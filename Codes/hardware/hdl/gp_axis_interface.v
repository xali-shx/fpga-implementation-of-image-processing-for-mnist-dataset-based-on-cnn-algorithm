==> flow/design.v <==
module Buffer #(parameter 
    WORD_SIZE = 32, 
    LENGTH_SIZE = 10, 
    ADR_SIZE = 4
) (
    clk,
    wr,
    adr,
    dataIn,
    dataOut
);
    input clk, wr;
    input [ADR_SIZE-1:0] adr;
    input [WORD_SIZE-1:0] dataIn;
    output [WORD_SIZE-1:0] dataOut;
    reg [WORD_SIZE-1:0] mem [0:LENGTH_SIZE-1];
    assign dataOut = mem[adr];
    always @(posedge clk) begin
        if (wr)
            mem[adr] <= dataIn;
    end
endmodule
module Counter #(parameter DATA_WIDTH = 32, VALMAX = 10)
(
	clk,
	rst_n,
	clear,
	en,
	val,
	fin
);
	input clk;
	input rst_n;
	input clear;
	input en;
	output reg [DATA_WIDTH-1:0] val;
	output fin;
	always @(posedge clk, negedge rst_n) begin
		if (~rst_n) begin
			val <= 0;
		end
		else begin
			if (clear)
				val <= 0;
			else if (en) begin
				if (fin) val <= 0;
				else val <= val + 1;
			end
		end
	end
	assign fin = (val == VALMAX);
endmodule
module GpAxisInterface #(parameter 
	DATA_WIDTH=32, 
	IN_DATA_NUM=8, 
	OUT_DATA_NUM=4, 
	IN_ADR_WIDTH = 8, 
	OUT_ADR_WIDTH = 8
) (
	clk,
	rst_n,
	s_data,
	s_valid,
	s_last,
	s_ready,
	m_data,
	m_valid,
	m_last,
	m_ready,
	axisif_start,
	axisif_done,
	axisif_bufferIn_adr,
	axisif_bufferIn_data,
	axisif_bufferOut_adr,
	axisif_bufferOut_data,
	axisif_bufferOut_wr
);
	input						clk;
	input						rst_n;
	input	[DATA_WIDTH-1:0]	s_data;
	input						s_valid;
	input						s_last;
	output						s_ready;
	output	[DATA_WIDTH-1:0]	m_data;
	output						m_valid;
	output						m_last;
	input						m_ready;
	output						axisif_start;
	input						axisif_done;
	input	[IN_ADR_WIDTH-1:0]	axisif_bufferIn_adr;
	output	[DATA_WIDTH-1:0]	axisif_bufferIn_data;
	input	[OUT_ADR_WIDTH-1:0]	axisif_bufferOut_adr;
	input	[DATA_WIDTH-1:0]	axisif_bufferOut_data;
	input						axisif_bufferOut_wr;
	wire	[IN_ADR_WIDTH-1:0]	bufferIn_in_adr;
	wire						bufferIn_in_wr;
	wire	[DATA_WIDTH-1:0]	bufferIn_in_data;
	wire	[DATA_WIDTH-1:0]	bufferIn_out_data;
	Buffer #(
		.WORD_SIZE(DATA_WIDTH),
		.LENGTH_SIZE(IN_DATA_NUM),
		.ADR_SIZE(IN_ADR_WIDTH)
	) BufferIn
	(
		.clk(clk),
		.wr(bufferIn_in_wr),
		.adr(bufferIn_in_adr),
		.dataIn(bufferIn_in_data),
		.dataOut(bufferIn_out_data)
	);
	wire	[OUT_ADR_WIDTH-1:0]	bufferOut_in_adr;
	wire						bufferOut_in_wr;
	wire	[DATA_WIDTH-1:0]	bufferOut_in_data;
	wire	[DATA_WIDTH-1:0]	bufferOut_out_data;
	Buffer #(
		.WORD_SIZE(DATA_WIDTH),
		.LENGTH_SIZE(OUT_DATA_NUM),
		.ADR_SIZE(OUT_ADR_WIDTH)
	) BufferOut
	(
		.clk(clk),
		.wr(bufferOut_in_wr),
		.adr(bufferOut_in_adr),
		.dataIn(bufferOut_in_data),
		.dataOut(bufferOut_out_data)
	);
	wire						cntInAdr_in_clear;
	wire						cntInAdr_in_en;
	wire	[IN_ADR_WIDTH-1:0]	cntInAdr_out_val;
	wire						cntInAdr_out_fin;
	Counter #(IN_ADR_WIDTH, IN_DATA_NUM - 1) cntInAdr
	(
		.clk(clk),
		.rst_n(rst_n),
		.clear(cntInAdr_in_clear),
		.en(cntInAdr_in_en),
		.val(cntInAdr_out_val),
		.fin(cntInAdr_out_fin)
	);
	wire						cntOutAdr_in_clear;
	wire						cntOutAdr_in_en;
	wire	[OUT_ADR_WIDTH-1:0]	cntOutAdr_out_val;
	wire						cntOutAdr_out_fin;
	Counter #(OUT_ADR_WIDTH, OUT_DATA_NUM - 1) cntOutAdr
	(
		.clk(clk),
		.rst_n(rst_n),
		.clear(cntOutAdr_in_clear),
		.en(cntOutAdr_in_en),
		.val(cntOutAdr_out_val),
		.fin(cntOutAdr_out_fin)
	);
	localparam	IDLE		= 0,
				SLAVE		= 1,
				INFORM		= 2,
				WAIT		= 3,
				MASTER		= 4,
				STATES		= 5;
	localparam	STATE_WIDTH	= 3;
	reg	[STATE_WIDTH-1:0]	ps;
	reg	[STATE_WIDTH-1:0]	ns;
	wire	cu_in_sValid;
	wire	cu_in_cntInAdrFin;
	wire	cu_in_cntOutAdrFin;
	wire	cu_in_axisifDone;
	wire	cu_in_mReady;
	reg		cu_out_sReady;
	reg		cu_out_clear;
	reg		cu_out_wr;
	reg		cu_out_cntInAdrEn;
	reg		cu_out_cntOutAdrEn;
	reg		cu_out_axisifStart;
	reg		cu_out_mValid;
	reg		cu_out_mLast;
	reg		cu_out_workingWithBuffers;
	always @(posedge clk, negedge rst_n) begin
		if (~rst_n) begin
			ps <= IDLE;
		end
		else begin	 
			ps <= ns;
		end
	end
	always @(*) begin
		ns = IDLE;
		case (ps)
			IDLE:	ns =							SLAVE;
			SLAVE:	ns =	(~cu_in_sValid)?		SLAVE:
							(cu_in_cntInAdrFin)?	INFORM:
													SLAVE;
			INFORM:	ns =							WAIT;
			WAIT:	ns =	(cu_in_axisifDone)?		MASTER:
													WAIT;
			MASTER:	ns =	(~cu_in_mReady)?		MASTER:
							(cu_in_cntOutAdrFin)?	SLAVE:
													MASTER;
		endcase
	end
	always @(*) begin
		{
			cu_out_sReady,
			cu_out_clear,
			cu_out_wr,
			cu_out_cntInAdrEn,
			cu_out_cntOutAdrEn,
			cu_out_axisifStart,
			cu_out_mValid,
			cu_out_mLast,
			cu_out_workingWithBuffers
		} = 9'b0;
		case (ps)
			IDLE: begin
				cu_out_clear				= 1;
			end
			SLAVE:	begin
				cu_out_sReady				= 1;
				cu_out_wr					= cu_in_sValid;
				cu_out_cntInAdrEn			= cu_in_sValid;
				cu_out_workingWithBuffers	= 1;
			end
			INFORM:	begin
				cu_out_axisifStart			= 1;
				cu_out_clear				= 1;
			end
			MASTER:	begin
				cu_out_mValid				= 1;
				cu_out_cntOutAdrEn			= cu_in_mReady;
				cu_out_mLast				= (cu_in_mReady
												& cu_in_cntOutAdrFin);
				cu_out_workingWithBuffers	= 1;
			end
		endcase
	end
	assign bufferIn_in_adr		=	cu_out_workingWithBuffers ? cntInAdr_out_val : axisif_bufferIn_adr;
	assign bufferIn_in_wr		=	cu_out_wr;
	assign bufferIn_in_data		=	s_data;
	assign bufferOut_in_adr		=	cu_out_workingWithBuffers ? cntOutAdr_out_val : axisif_bufferOut_adr;
	assign bufferOut_in_wr		=	axisif_bufferOut_wr;
	assign bufferOut_in_data	=	axisif_bufferOut_data;
	assign cntInAdr_in_clear	=	cu_out_clear;
	assign cntInAdr_in_en		=	cu_out_cntInAdrEn;
	assign cntOutAdr_in_clear	=	cu_out_clear;
	assign cntOutAdr_in_en		=	cu_out_cntOutAdrEn;
	assign cu_in_sValid			=	s_valid;
	assign cu_in_cntInAdrFin	=	cntInAdr_out_fin;
	assign cu_in_cntOutAdrFin	=	cntOutAdr_out_fin;
	assign cu_in_axisifDone		=	axisif_done;
	assign cu_in_mReady			=	m_ready;
	assign s_ready				=	cu_out_sReady;
	assign m_data				=	bufferOut_out_data;
	assign m_valid				=	cu_out_mValid;
	assign m_last				=	cu_out_mLast;
	assign axisif_start			=	cu_out_axisifStart;
	assign axisif_bufferIn_data	=	bufferIn_out_data;
	endmodule
# == Step by step through the tools: GpAxisInterface ==
# Tool output for the design above, in the order of the flow.
# Lines are those of the file above, counted from 1.
# Library cell names are shortened.
# The mark n/a stands for no value.
# inputs
design,GpAxisInterface
clock,clk
library,sky130hd
pvt_corner,tt_025C_1v80

# == After elaboration ==
# Source: Yosys, flattened and elaborated, memories not mapped. Widths are those after wreduce. Registers that Yosys merges into a memory's read port (data or address) are not register bits. Print and check cells do not count. Equal cells are merged and count once.
# Memory sizes are those after Yosys's memory passes, which may raise the word count (mostly to a power of two), join words into wider ones and drop unused or constant bits.
# op_classes
equal,6
n_addsub,2
bitwise,1
reduce_and_logical,5
n_mux,28
# ops
op,count
32-bit two-way mux,2
8-bit two-way mux,6
8-bit by 1-bit adder with 8-bit output with constant B,2
3-bit parallel mux with 5-bit select,1
3-bit two-way mux,5
1-bit two-way mux,10
8-bit by 2-bit == test with 1-bit output with constant B,1
8-bit by 3-bit == test with 1-bit output with constant B,1
2-bit two-way mux,4
3-bit by 2-bit == test with 1-bit output with constant B,2
2-bit nonzero test,2
2-bit OR reduction,2
3-bit by 1-bit == test with 1-bit output with constant B,1
3-bit == test with constant B,1
3-bit zero test,1
1-bit bitwise AND,1
# word_totals
wordCells,47
ff_bits,19
out_inout_bits,68
mem_bits_rw,384
memories,2
inputBits,87
# mem_list
name,words,width,read_ports,write_ports,line,rtl
BufferIn.mem,8,32,1,1,16,reg [WORD_SIZE-1:0] mem [0:LENGTH_SIZE-1];
BufferOut.mem,4,32,1,1,16,

# == Longest topological paths ==
# Longest topological path by Yosys (ltp), each cell counted once; first at word level (registers and memories cut), then after technology mapping (sequential cells cut; the memories' decode and read muxes count).
# depth
word_depth,5
abc_area,0
mapped_depth,8
ltp_nobuf,6

# == Netlist ==
# Source: synth_stat.txt of the flow (Yosys; design flattened, memories mapped). It holds for the ABC_AREA given above (unset counts as 0); a run with the other value may have another netlist.
# synth_totals
sequential_area_mm2,0.0120578
synth_area_mm2,0.0152133
mapped_cells,842
buf_cells,47
ff_cells,405
# by_type
cell_type,count,area_total_um2
edfxtp_1,384,1.15E+04
a221oi_1,62,543.021
a22oi_1,68,510.49
dfrtp_1,20,500.48
mux2_4,21,315.302
a222oi_1,31,310.298
nand2_1,49,183.926
o21ai_1,34,170.163
mux2_2,11,123.869
clkbuf_1,26,97.594
o21ai_0,18,90.086
buf_6,5,56.304
buf_4,7,52.55
and3_1,8,50.048
nor2b_1,8,50.048
buf_2,9,45.043
nand3_1,9,45.043
nor2_1,12,45.043
# Not listed: further types 31, cells in them 60.
# By module: a second synthesis without flattening, with its own total; a netlist apart from the flattened one above.
# hier_totals
cells_unflattened,722
hier_area_mm2,0.0159378
# Rows give one instance, submodules left out.
# modules
module,instances,mod_seq_area_mm2,n_cells,mod_area_mm2
Buffer,1,0.0076874,421,0.0098595
Buffer,1,0.0038437,172,0.0046933
Counter,1,0.0002002,48,0.0004942
GpAxisInterface,1,0.0001264,35,0.0004504
Counter,1,0.0002002,46,0.0004404

# == Timing after synthesis ==
# Source: OpenSTA report_checks on the synthesized netlist (no wires, ideal clock, input and output delay 20% of the period each), path of least setup slack; recovery checks are left aside. Register names are those of the netlist, which keeps one name where synthesis merged equal registers.
# synth_path
kind,input-to-reg
from,input axisif_bufferIn_adr[1]
to,memory BufferIn.mem[4][0]
delay_ps,2817
input_delay_ps,944
clock_period_ps,4720
path_buffers,1
setup_slack_ps,959
required_time_ps,4295
setup_time_ps,425
t_first_pin_ps,944
arrival_ps,3336
stages,4
period_less_setup_slack_ps,3761
# "delay_ps" = arrival - input delay + setup time.
# "stages" counts driving pins, that of a launching flip-flop among them; a cell with two outputs on the path counts twice.
# "period_less_setup_slack_ps" is the clock period less the worst setup slack; recovery checks do not enter. This is arithmetic on one report: input and output delays are still those of the set period (20% each).
# Between the ends stands the longest chain of elaborated cells between them, by number of cells; it is not shown to be the way that was timed. Of several equally long chains one is given.
# A line is the first line of the expression or statement that the cell stems from. Yosys adds cells for indexed reads and writes and turns some case tables into memories.
# synth_between
path_cell_list,or4b_4 > o21ai_4 > clkbuf_1 > nor2b_1
elab_chain_len,2
cells_between,2
cone_lines,2
cone_classes,mux (2)
# synth_lines
element,line,rtl
start: declaration,90,input [IN_ADR_WIDTH-1:0] axisif_bufferIn_adr;
3-bit two-way mux,234,assign bufferIn_in_adr = cu_out_workingWithBuffers ? cntInAdr_out_val : axisif_bufferIn_adr;
3-bit two-way mux,19,if (wr)
end: declaration,16,reg [WORD_SIZE-1:0] mem [0:LENGTH_SIZE-1];

# == Worst path after layout ==
# From the final timing report of flow run 1: the path of least setup slack in the routed layout; clock arrival at registers is part of the times.
# The path's times are printed in steps of 10 ps; the period is the one set.
# layout_path
kind,reg-to-output
from,register ps
to,output axisif_bufferIn_data[5]
clock_period_ps,3190
path_buffers,2
output_delay_ps,640
setup_slack_ps,-240
stages,8
arrival_ps,2790
t_first_pin_ps,570
required_time_ps,2550
# Where an end lacks its bit number, it is one bit of the signal, or one of the new flip-flops if synthesis recoded a state register.
# Between the ends stands the longest chain of elaborated cells between them, by number of cells; it is not shown to be the way that was timed. Of several equally long chains one is given.
# The chain passes a memory read, where the word-level depth is cut; so it can be longer than that depth.
# layout_between
path_cell_list,dfrtp_2 > nor2_4 > mux2_4 > bufbuf_16 > mux2_4 > a222oi_1 > o21ai_1 > buf_2
elab_chain_len,5
cells_between,6
cone_classes,eq/ne (2); mux (2); reduce/logical (1); memory (1)
# layout_lines
element,line,rtl
start: declaration,160,reg [STATE_WIDTH-1:0] ps;
start: assignment,178,ps <= IDLE;
start: assignment,181,ps <= ns;
3-bit == test,211,case (ps)
2-bit OR reduction,n/a,
1-bit two-way mux,211,
3-bit two-way mux,234,assign bufferIn_in_adr = cu_out_workingWithBuffers ? cntInAdr_out_val : axisif_bufferIn_adr;
memory 8 x 32 bit,16,reg [WORD_SIZE-1:0] mem [0:LENGTH_SIZE-1];
end: declaration,91,output [DATA_WIDTH-1:0] axisif_bufferIn_data;

# Settings and measured results of 2 stored flow runs for module GpAxisInterface (sky130hd), not sorted in any way. The constraints put input and output delay at 20% of the set period each and load the outputs with 0.01 pF.
# "period_reached_ps" = clock period - worst setup slack. The figure is calculated, with input and output delays left at 20% of the set period.
# "totalPower_mw": no workload was simulated; the value follows from the tool's default switching activity.
# Settings: -- = not set for that run.
run name,period_ns,CAP_MARGIN,CORE_MARGIN,CORE_UTILIZATION,SLEW_MARGIN,SETUP_SLACK_MARGIN,PLACE_DENSITY_LB_ADDON,CELL_PAD_IN_SITES_GLOBAL_PLACEMENT,TNS_END_PERCENT,GPL_TIMING_DRIVEN,MAX_ROUTING_LAYER,period_reached_ps,cell_area_final_mm2,dieArea_mm2,setup_worst_slack_ps,totalPower_mw,finish.utilization_frac,synthesis_area_mm2
flow run 1,3.19,20,2,40,20,--,--,--,--,--,--,3425,0.0203182,0.039609,-235,11.852,0.541,0.0152133
flow run 2,3.98,15,2,37,20,1.11,0.26,1,35,1,met5,3549,0.0197464,0.0427559,431,9.576,0.485,0.0152133
