==> flow/design.v <==
module Counter #(parameter DATA_WIDTH = 32, VALMAX = 10)
(
	clk,
	rst_n,
	clear,
	en,
	val,
	fin
);
	input clk;
	input rst_n;
	input clear;
	input en;
	output reg [DATA_WIDTH-1:0] val;
	output fin;
	always @(posedge clk, negedge rst_n) begin
		if (~rst_n) begin
			val <= 0;
		end
		else begin
			if (clear)
				val <= 0;
			else if (en) begin
				if (fin) val <= 0;
				else val <= val + 1;
			end
		end
	end
	assign fin = (val == VALMAX);
endmodule
module Relu
#(parameter
	DATA_WIDTH = 32,
	DATA_NUM = 16,
	ADR_WIDTH = 4
)
(
	clk,
	rst_n,
	axisif_in_start,
	axisif_out_done,
	out_adrIn,
	in_dataIn,
	out_adrOut,
	out_dataOut,
	out_wr
);
input						clk;
input						rst_n;
input						axisif_in_start;
output						axisif_out_done;
output	[ADR_WIDTH-1:0]		out_adrIn;
input	[DATA_WIDTH-1:0]	in_dataIn;
output	[ADR_WIDTH-1:0]		out_adrOut;
output	[DATA_WIDTH-1:0]	out_dataOut;
output						out_wr;
wire						cntAdr_in_clear;
wire						cntAdr_in_en;
wire	[DATA_WIDTH-1:0]	cntAdr_out_val;
wire						cntAdr_out_fin;
Counter #(.DATA_WIDTH(DATA_WIDTH), .VALMAX(DATA_NUM - 1)) CntAdr
(
	.clk(clk),
	.rst_n(rst_n),
	.clear(cntAdr_in_clear),
	.en(cntAdr_in_en),
	.val(cntAdr_out_val),
	.fin(cntAdr_out_fin)
);
wire	[DATA_WIDTH-1:0]	relu_in_dataIn;
wire	[DATA_WIDTH-1:0]	relu_out_dataOut;
assign	relu_out_dataOut =	(relu_in_dataIn[DATA_WIDTH-1] == 1) ?	0:				 
																	relu_in_dataIn;	 
localparam					IDLE		= 0,
							CALC		= 1,
							STATES		= 2;
localparam					STATE_BITS	= 1;	 
reg		[STATE_BITS-1:0]	ps	= IDLE;			 
reg		[STATE_BITS-1:0]	ns;
wire						cu_in_start;
wire						cu_in_fin;
reg							cu_out_clear;
reg							cu_out_done;
reg							cu_out_en;
reg							cu_out_wr;
always @(posedge clk, negedge rst_n) begin
	if (~rst_n) begin
		ps <= IDLE;
	end
	else begin	 
		ps <= ns;
	end
end
always @(*) begin
	ns = IDLE;
	case (ps)
		IDLE:	ns =	(cu_in_start) ?	CALC:
										IDLE;
		CALC:	ns =	(cu_in_fin) ?	IDLE:
										CALC;
	endcase
end
always @(*) begin
	{
		cu_out_clear,
		cu_out_done,
		cu_out_en,
		cu_out_wr
	} = 0;
	case (ps)
		IDLE: begin
			cu_out_clear = 1;
			cu_out_done = 1;
		end
		CALC: begin
			cu_out_en = 1;
			cu_out_wr = 1;
		end
	endcase
end
assign	cntAdr_in_clear	=	cu_out_clear;
assign	cntAdr_in_en	=	cu_out_en;
assign	relu_in_dataIn	=	in_dataIn;
assign	cu_in_start		=	axisif_in_start;
assign	cu_in_fin		=	cntAdr_out_fin;
assign	axisif_out_done	=	cu_out_done;
assign	out_adrIn		=	cntAdr_out_val;
assign	out_adrOut		=	cntAdr_out_val;
assign	out_dataOut		=	relu_out_dataOut;
assign	out_wr			=	cu_out_wr;
endmodule
==> From RTL to reports: Relu <==
Tool output for the design above, in the order of the flow.
Lines are those of the file above, counted from 1.
Operators: Yosys type, input widths -> output width; for muxes data width and select width s.
{ "setup": {"design": "Relu", "clk_port": "clk", "cell_library": "sky130hd", "corner": "tt_025C_1v80"} }

==> After elaboration <==
Counts by Yosys on the flattened word-level netlist (proc, flatten, opt, wreduce; memories kept). Register bits leave out memories and registers merged into their read ports (data or address). Print and check cells are left out. Cells with the same type and inputs are merged into one.
{ "bits": {"reg_bits": 33, "inputBits": 35, "output_inout_bits": 42} }
{ "classes": {"addsub": 1, "equal": 1, "mux": 9, "bitwise": 1, "reduce_and_logical": 1} }
{ "op_table": {"columns": ["operator", "count"], "rows": [
  ["$mux 32", 3],
  ["$add 32x1->32 const B", 1],
  ["$eq 32x4->1 const B", 1],
  ["$mux 31", 1],
  ["$pmux 1 s2", 3],
  ["$reduce_bool 2->1", 1],
  ["$mux 1", 2],
  ["$not 1->1", 1]
]} }

==> Depth <==
Longest topological path by Yosys (ltp), each cell counted once; first at word level (registers and memories cut), then after technology mapping (sequential cells cut; the memories' decode and read muxes count).
{ "logic_depth": {"word_depth": 4, "ABC_AREA": 0, "mapped_depth": 7, "depth_no_buf": 5} }

==> Synthesis result <==
Source: synth_stat.txt of the flow (Yosys; design flattened, memories mapped). It holds for the ABC_AREA given above (unset counts as 0); a run with the other value may have another netlist.
The area totals of this step are shown rounded.
{ "types": {"columns": ["cell", "count", "area_total_um2"], "rows": [
  ["sky130_fd_sc_hd__dfrtp_1", 33, 825.792],
  ["sky130_fd_sc_hd__nor2b_1", 31, 193.936],
  ["sky130_fd_sc_hd__a21oi_1", 20, 100.096],
  ["sky130_fd_sc_hd__buf_4", 9, 67.565],
  ["sky130_fd_sc_hd__nand4_1", 10, 62.56],
  ["sky130_fd_sc_hd__xor2_1", 7, 61.309],
  ["sky130_fd_sc_hd__o31ai_1", 8, 60.058],
  ["sky130_fd_sc_hd__or4_1", 8, 60.058],
  ["sky130_fd_sc_hd__nand3_1", 11, 55.053],
  ["sky130_fd_sc_hd__o21ai_0", 11, 55.053],
  ["sky130_fd_sc_hd__nor4_1", 8, 50.048],
  ["sky130_fd_sc_hd__buf_6", 4, 45.043],
  ["sky130_fd_sc_hd__nor2_1", 12, 45.043],
  ["sky130_fd_sc_hd__and4_1", 5, 43.792],
  ["sky130_fd_sc_hd__or3_1", 7, 43.792],
  ["sky130_fd_sc_hd__nand2_1", 11, 41.29],
  ["sky130_fd_sc_hd__inv_1", 8, 30.029],
  ["sky130_fd_sc_hd__xnor2_1", 3, 26.275]
]} }
Not listed: further types 15, cells in them 24.
{ "mapped": {"cell_count": 230, "mapped_area_mm2": 0.00204, "sequential_area_mm2": 0.000826, "flip_flops": 33} }
By module: a second synthesis without flattening, with its own total; a netlist apart from the flattened one above.
{ "hier_totals": {"hier_cells": 243, "area_unflattened_mm2": 0.00217} }
Each row is one instance without its submodules.
{ "modules": {"columns": ["module", "instances", "n_cells", "area_mm2"], "rows": [
  ["Counter", 1, 199, 0.00186],
  ["Relu", 1, 44, 0.000309]
]} }

==> Path before layout <==
OpenSTA on the mapped netlist: ideal clock, no wires. The path of least setup slack (recovery checks aside). Input and output delay are each 20% of the period. Register names are those of the netlist, which keeps one name where synthesis merged equal registers.
{ "synth_path": {"kind": "register -> register", "from": "reg CntAdr.val", "to": "reg CntAdr.val", "clock_period_ns": 2.05, "t_first_pin_ns": 0.000, "t_arrival_ns": 1.744, "t_required_ns": 1.973, "path_slack_ns": 0.228, "path_delay_ns": 1.821, "stages": 7, "synth_period_reached_ns": 1.822} }
"path_delay_ns" = arrival - input delay + setup time.
"stages": output pins that drive a net of the path, with the launching flip-flop's if there is one; two outputs of one cell count as two.
"synth_period_reached_ns" is the clock period less the worst setup slack; recovery checks do not enter. This is arithmetic on one report: input and output delays are still those of the set period (20% each).
Where an end lacks its bit number, it is one bit of the signal, or one of the new flip-flops if synthesis recoded a state register.
At most two assigning lines are given for a register; there are more.
{ "synth_between": {"cell_sequence": "sky130_fd_sc_hd__dfrtp_1 -> sky130_fd_sc_hd__ha_1 -> sky130_fd_sc_hd__and3_1 -> sky130_fd_sc_hd__buf_6 -> sky130_fd_sc_hd__nand4_1 -> sky130_fd_sc_hd__or4_1 -> sky130_fd_sc_hd__a21oi_1"} }
{ "synth_rtl": {"columns": ["element", "line", "text"], "rows": [
  ["start, declared", 14, "output reg [DATA_WIDTH-1:0] val;"],
  ["start, assigned", 18, "val <= 0;"],
  ["start, assigned", 25, "else val <= val + 1;"],
  ["end, assigned", 18, null],
  ["end, assigned", 25, null],
  ["end, declared", 14, null]
]} }
No chain of elaborated cells between the ends is given.

==> Worst path after layout <==
Path of least setup slack in the final report of flow run 2 (OpenROAD, finished layout, wires in). Where an end is a register, its clock arrival counts in the times.
{ "layout_path": {"kind": "register -> register", "from": "reg CntAdr.val", "to": "reg CntAdr.val", "clock_period_ns": 1.07, "t_first_pin_ns": 0.28, "t_arrival_ns": 1.98, "t_required_ns": 1.28, "path_slack_ns": -0.70, "stages": 5} }
Where an end lacks its bit number, it is one bit of the signal, or one of the new flip-flops if synthesis recoded a state register.
At most two assigning lines are given for a register; there are more.
{ "layout_between": {"cell_sequence": "sky130_fd_sc_hd__dfrtp_1 -> sky130_fd_sc_hd__nand4_4 -> sky130_fd_sc_hd__or4_4 -> sky130_fd_sc_hd__or4_4 -> sky130_fd_sc_hd__a21oi_2"} }
{ "layout_rtl": {"columns": ["element", "line", "text"], "rows": [
  ["start, declared", 14, "output reg [DATA_WIDTH-1:0] val;"],
  ["start, assigned", 18, "val <= 0;"],
  ["start, assigned", 25, "else val <= val + 1;"],
  ["end, assigned", 18, null],
  ["end, assigned", 25, null],
  ["end, declared", 14, null]
]} }
No chain of elaborated cells between the ends is given.

FLOW RESULTS
============

Record of 2 stored runs of the RTL-to-layout flow on Relu, platform sky130hd. The runs are unordered. Constraints: input delay and output delay 20% of the set period each, output load 0.01 pF.
"achievedPeriod_ns" means the clock period less the worst setup slack. The figure is calculated, with input and output delays left at 20% of the set period.
"worst_setup_path_time_ns" means the part of the period allowed to the worst setup path (the constraints hold back 20% at inputs and 20% at outputs) less its slack; where the path has registers, the arrival times of their clocks count too.
Results are given in rounded form.

Flow run 1
==> flow/run.sh <==
#!/bin/bash
# the make line also repeats the synthesis and layout settings of config.mk as NAME=value (left out here)
make -C /OpenROAD-flow-scripts/flow DESIGN_CONFIG=/design/flow/config.mk WORK_HOME=/design/flow/orfs CLKGATE_MAP_FILE= finish
==> flow/config.mk <==
export PLATFORM = sky130hd
export DESIGN_NAME = Relu
export DESIGN_NICKNAME = Relu
export VERILOG_FILES = /design/flow/design.v
export SDC_FILE = /design/flow/constraint.sdc
export NUM_CORES = 4
export LEC_CHECK = 0
export CAP_MARGIN = 20
export CELL_PAD_IN_SITES_DETAIL_PLACEMENT = 1
export CORE_ASPECT_RATIO = 0.61
export CORE_MARGIN = 2
export CORE_UTILIZATION = 58
export CTS_CLUSTER_SIZE = 26
export GPL_TIMING_DRIVEN = 1
export MAX_ROUTING_LAYER = met5
export MIN_ROUTING_LAYER = met2
export PLACE_DENSITY_LB_ADDON = 0.25
export SETUP_SLACK_MARGIN = 0.81
export SLEW_MARGIN = 10
==> flow/constraint.sdc <==
create_clock -name core_clock -period 2.76 [get_ports {clk}]
set_input_delay 0.5520 -clock core_clock [delete_from_list [all_inputs] [get_ports {clk}]]
set_output_delay 0.5520 -clock core_clock [all_outputs]
set_load 0.01 [all_outputs]

==> results of flow run 1, as JSON <==
{
  "outcome": "unfinished; error DPL-0033 in placement"
}

Flow run 2
==> flow/run.sh <==
#!/bin/bash
# the make line also repeats the synthesis and layout settings of config.mk as NAME=value (left out here)
make -C /OpenROAD-flow-scripts/flow DESIGN_CONFIG=/design/flow/config.mk WORK_HOME=/design/flow/orfs CLKGATE_MAP_FILE= finish
==> flow/config.mk <==
export PLATFORM = sky130hd
export DESIGN_NAME = Relu
export DESIGN_NICKNAME = Relu
export VERILOG_FILES = /design/flow/design.v
export SDC_FILE = /design/flow/constraint.sdc
export NUM_CORES = 4
export LEC_CHECK = 0
export CAP_MARGIN = 20
export CELL_PAD_IN_SITES_GLOBAL_PLACEMENT = 0
export CORE_MARGIN = 5
export CORE_UTILIZATION = 19
export GPL_TIMING_DRIVEN = 1
export MAX_ROUTING_LAYER = met5
export PLACE_DENSITY = 0.66
export SETUP_SLACK_MARGIN = 0.08
export SLEW_MARGIN = 20
export TNS_END_PERCENT = 95
==> flow/constraint.sdc <==
create_clock -name core_clock -period 1.07 [get_ports {clk}]
set_input_delay 0.2140 -clock core_clock [delete_from_list [all_inputs] [get_ports {clk}]]
set_output_delay 0.2140 -clock core_clock [all_outputs]
set_load 0.01 [all_outputs]

==> results of flow run 2, as JSON <==
{
  "post_route_util_pct": 34.4,
  "achievedPeriod_ns": 1.770,
  "worstSetupSlack_ns": -0.700,
  "die_area_mm2": 0.0129,
  "post_route_stdcell_area_mm2": 0.00358,
  "fin_tns_ns": -22.4,
  "yosys_chip_area_mm2": 0.00204,
  "worst_setup_path_time_ns": 1.77,
  "worstPathKind": "register -> register"
}
